==> flow/design.v <==
module dripper(
    input wire [31:0] i11, i12, i13, i14, i21, i22, i23, i24, i31, i32, i33, i34, i41, i42, i43, i44,
    input wire [5:0] count,
    input wire load, clk,
    output reg [31:0] p1, p2, p3, p4
);
reg [31:0] r11, r12, r13, r14, r21, r22, r23, r24, r31, r32, r33, r34, r41, r42, r43, r44;
always @(posedge clk) begin
    if(load) begin
        r11 <= i11;
        r12 <= i12;
        r13 <= i13;
        r14 <= i14;
        r21 <= i21;
        r22 <= i22;
        r23 <= i23;
        r24 <= i24;
        r31 <= i31;
        r32 <= i32;
        r33 <= i33;
        r34 <= i34;
        r41 <= i41;
        r42 <= i42;
        r43 <= i43;
        r44 <= i44;
    end else begin
        case(count)
            5'd1: begin
                p1 <= r41;
                p2 <= 32'h0;
                p3 <= 32'h0;
                p4 <= 32'h0;
            end
            5'd2: begin
                p1 <= r31;
                p2 <= r42;
                p3 <= 32'h0;
                p4 <= 32'h0;
            end
            5'd3: begin
                p1 <= r21;
                p2 <= r32;
                p3 <= r43;
                p4 <= 32'h0;
            end
            5'd4: begin
                p1 <= r11;
                p2 <= r22;
                p3 <= r33;
                p4 <= r44;
            end
            5'd5: begin
                p1 <= 32'h0;
                p2 <= r12;
                p3 <= r23;
                p4 <= r34;
            end
            5'd6: begin
                p1 <= 32'h0;
                p2 <= 32'h0;
                p3 <= r13;
                p4 <= r24;
            end
            5'd7: begin
                p1 <= 32'h0;
                p2 <= 32'h0;
                p3 <= 32'h0;
                p4 <= r14;
            end
            default: begin
                p1 <= 32'h0;
                p2 <= 32'h0;
                p3 <= 32'h0;
                p4 <= 32'h0;
            end
        endcase
    end
end
endmodule
Step by step through the tools: dripper. What the tools print for dripper, step after step. Line numbers count from 1 in the design file above. Not given: n/a

Top: dripper. Clock port: clk. Cell library: sky130hd. Library corner: tt_025C_1v80.

Elaborated design. Yosys after proc, flatten, opt, wreduce and memory -nomap, before mapping. Enables and synchronous resets that opt folds into registers are not counted as muxes. Memory bits, and registers merged into a memory's read port (data or address), are not among the register bits. Print and check cells are not counted. Equal cells are merged and count once.

The entry for flip-flop bits (word level) reads 640. The entry for input port bits reads 520. The figure for output and inout bits is 128. For word-level cells the number is 31.

The figure for equal/unequal tests is 7. For muxes and demuxes the number is 4.

Operators with widths (count): 32-bit case mux with 4-bit select (4); 6-bit by 3-bit equality test with 1-bit output with constant B (4); 6-bit by 2-bit equality test with 1-bit output with constant B (2); 6-bit by 1-bit equality test with 1-bit output with constant B (1).

Logic depth. Longest topological path by Yosys (ltp), each cell counted once; first at word level (registers and memories cut), then after technology mapping (sequential cells cut; the memories' decode and read muxes count).

The figure for depth in word-level cells is 2. For ABC_AREA the number is 0. Under depth in mapped cells stands 6. For depth with buffers taken out the number is 3.

Mapped cells and area. The flow's flattened synthesis, as Yosys stat reports it; memories are mapped. The netlist is that of the ABC_AREA named above (0 if unset); the other value can give another one.

The entry for cell count reads 1099. Mapped area: 22803.1 um^2. Sequential part of the area: 19218.4 um^2. Flip-flop cells: 640. The figure for buffers is 63.

Cells by type: sky130_fd_sc_hd__edfxtp_1 (count 640, area in all 1.92E+04 um^2); sky130_fd_sc_hd__mux2i_1 (count 192, area in all 1.92E+03 um^2); sky130_fd_sc_hd__o22ai_1 (count 128, area in all 800.768 um^2); sky130_fd_sc_hd__a22oi_1 (count 64, area in all 480.461 um^2); sky130_fd_sc_hd__buf_2 (count 42, area in all 210.202 um^2); sky130_fd_sc_hd__clkbuf_1 (count 15, area in all 56.304 um^2); sky130_fd_sc_hd__nor2b_1 (count 4, area in all 25.024 um^2); sky130_fd_sc_hd__buf_4 (count 3, area in all 22.522 um^2); sky130_fd_sc_hd__nor3_4 (count 1, area in all 16.266 um^2); sky130_fd_sc_hd__nand3b_1 (count 2, area in all 15.014 um^2); sky130_fd_sc_hd__buf_1 (count 3, area in all 11.261 um^2); sky130_fd_sc_hd__nand2_2 (count 1, area in all 6.256 um^2); sky130_fd_sc_hd__nand2b_1 (count 1, area in all 6.256 um^2); sky130_fd_sc_hd__nand3_1 (count 1, area in all 5.005 um^2); sky130_fd_sc_hd__inv_1 (count 1, area in all 3.754 um^2); sky130_fd_sc_hd__nand2_1 (count 1, area in all 3.754 um^2).

Worst setup path after synthesis. OpenSTA on the mapped netlist: ideal clock, no wires. The path of least setup slack (recovery checks aside). Input and output delay are each 20% of the period. Register names are those of the netlist, which keeps one name where synthesis merged equal registers.

Path kind: input to register. Start point: input port load. End point: register p1[0]. The entry for period reads 3870 ps. The figure for input delay is 774 ps. The entry for setup time reads 480 ps. Time at the first pin: 774 ps. For arrival time the number is 3246 ps. Required time: 3390 ps. Under slack stands 144 ps. Path delay: 2952 ps. Under stages on the path stands 1. Buffers on the path: 0. The entry for period reached after synthesis reads 3726 ps.

"path delay" is the arrival time less input delay plus setup time. "stages on the path": output pins that drive a net of the path, with the launching flip-flop's if there is one; two outputs of one cell count as two. "period reached after synthesis" = period - worst setup slack (recovery checks aside). The figure is calculated, with input and output delays left at 20% of the set period. A register here has more assigning lines than the two given.

Path through: sky130_fd_sc_hd__inv_1. Cells in the longest elaborated chain: 0. The figure for elaborated cells between the ends (all ways) is 0. Under source lines of those cells stands 0.

RTL lines, path post-synthesis: start, declared (line 4) `input wire load, clk,`; end, assigned (line 29) `p1 <= r41;`; end, assigned (line 35) `p1 <= r31;`; end, declared (line 5) `output reg [31:0] p1, p2, p3, p4`.

Timing after layout. Path of least setup slack in the final report of run 1 (OpenROAD, finished layout, wires in). Where an end is a register, its clock arrival counts in the times. The report prints the path's times to 10 ps; the period is as set.

Path kind: input to register. Start point: input port count[5]. End point: register p1[15]. The entry for period reads 4000 ps. The figure for input delay is 800 ps. The entry for setup time reads 190 ps. Time at the first pin: 800 ps. For arrival time the number is 2890 ps. Required time: 4410 ps. Under slack stands 1520 ps. Under stages on the path stands 5. Buffers on the path: 2.

The rows between start and end are the longest chain of elaborated cells between them; the timing report does not say that the signal goes this way. Where chains are equally long, one stands for them. Each line given opens the expression or statement behind the cell; cells for indexed reads and writes are added by Yosys, which also makes memories of some case tables. A register here has more assigning lines than the two given.

Path through: sky130_fd_sc_hd__clkdlybuf4s50_1 sky130_fd_sc_hd__nor3_4 sky130_fd_sc_hd__nand2_2 sky130_fd_sc_hd__buf_12 sky130_fd_sc_hd__o22ai_1. Cells in the longest elaborated chain: 2. The figure for elaborated cells between the ends (all ways) is 5. Under source lines of those cells stands 1. Classes of those cells: 4 x eq/ne; 1 x mux.

RTL lines, path after layout: start, declared (line 3) `input wire [5:0] count,`; 6-bit by 3-bit equality test with 1-bit output (line 27) `case(count)`; 32-bit case mux with 4-bit select (line 27); end, assigned (line 29) `p1 <= r41;`; end, assigned (line 35) `p1 <= r31;`; end, declared (line 5) `output reg [31:0] p1, p2, p3, p4`.

Subject: flow runs of dripper

Hi,

Flow measurements of dripper on sky130hd: 2 stored runs with different settings, listed in no order. Input and output delays are each 20% of the period that was set; the output load is 0.01 pF. "clock period achieved" is the run's clock period less its worst setup slack. It is reckoned from that one timing run; input and output delays stay at 20% of the period that was set. "critical setup path time" = time allowed to the worst setup path (clock period - input delay - output delay, where it has them) - its slack; a late launch clock adds to it, a late capture clock takes from it. "total design power": no workload was simulated; the value follows from the tool's default switching activity. "critical setup path time" is given in steps of 10 ps.

Run 1 has these settings: period_ns 4.0; CORE_UTILIZATION 58; SETUP_SLACK_MARGIN 0.7; PLACE_DENSITY_LB_ADDON 0.27; CORE_MARGIN 6; CELL_PAD_IN_SITES_GLOBAL_PLACEMENT 1; TNS_END_PERCENT 60; GPL_TIMING_DRIVEN 1; GPL_ROUTABILITY_DRIVEN 0; CAP_MARGIN 20; SLEW_MARGIN 20. The lowest hold slack stands at 608 ps. The clock period achieved is 2,484 ps. The summed negative setup slack is 0 ps. The standard-cell area of the final layout reads 31,800.5 um^2. The total design power reads 14,549 µW. The measured lowest setup slack is 1,516 ps. The measured area inside the die boundary is 44,217.7 um^2. For the critical setup path time the run shows 1,680 ps. Critical path kind: input to register. The utilization in the final report stands at 0.821. The netlist area reported by Yosys reads 22,803.1 um^2.

Run 2 has these settings: period_ns 4.49; SETUP_SLACK_MARGIN -0.3; CAP_MARGIN 20; CORE_MARGIN 2; CORE_UTILIZATION 40; SLEW_MARGIN 20. The utilization in the final report stands at 0.571. The measured area inside the die boundary is 58,934.8 um^2. The measured lowest setup slack is 1,926 ps. The clock period achieved is 2,564 ps. The standard-cell area of the final layout reads 32,190.9 um^2. The total design power reads 13,320 µW. The lowest hold slack stands at 604 ps. For the critical setup path time the run shows 1,670 ps. Critical path kind: input to register. The summed negative setup slack is 0 ps. The netlist area reported by Yosys reads 22,803.1 um^2.

Regards
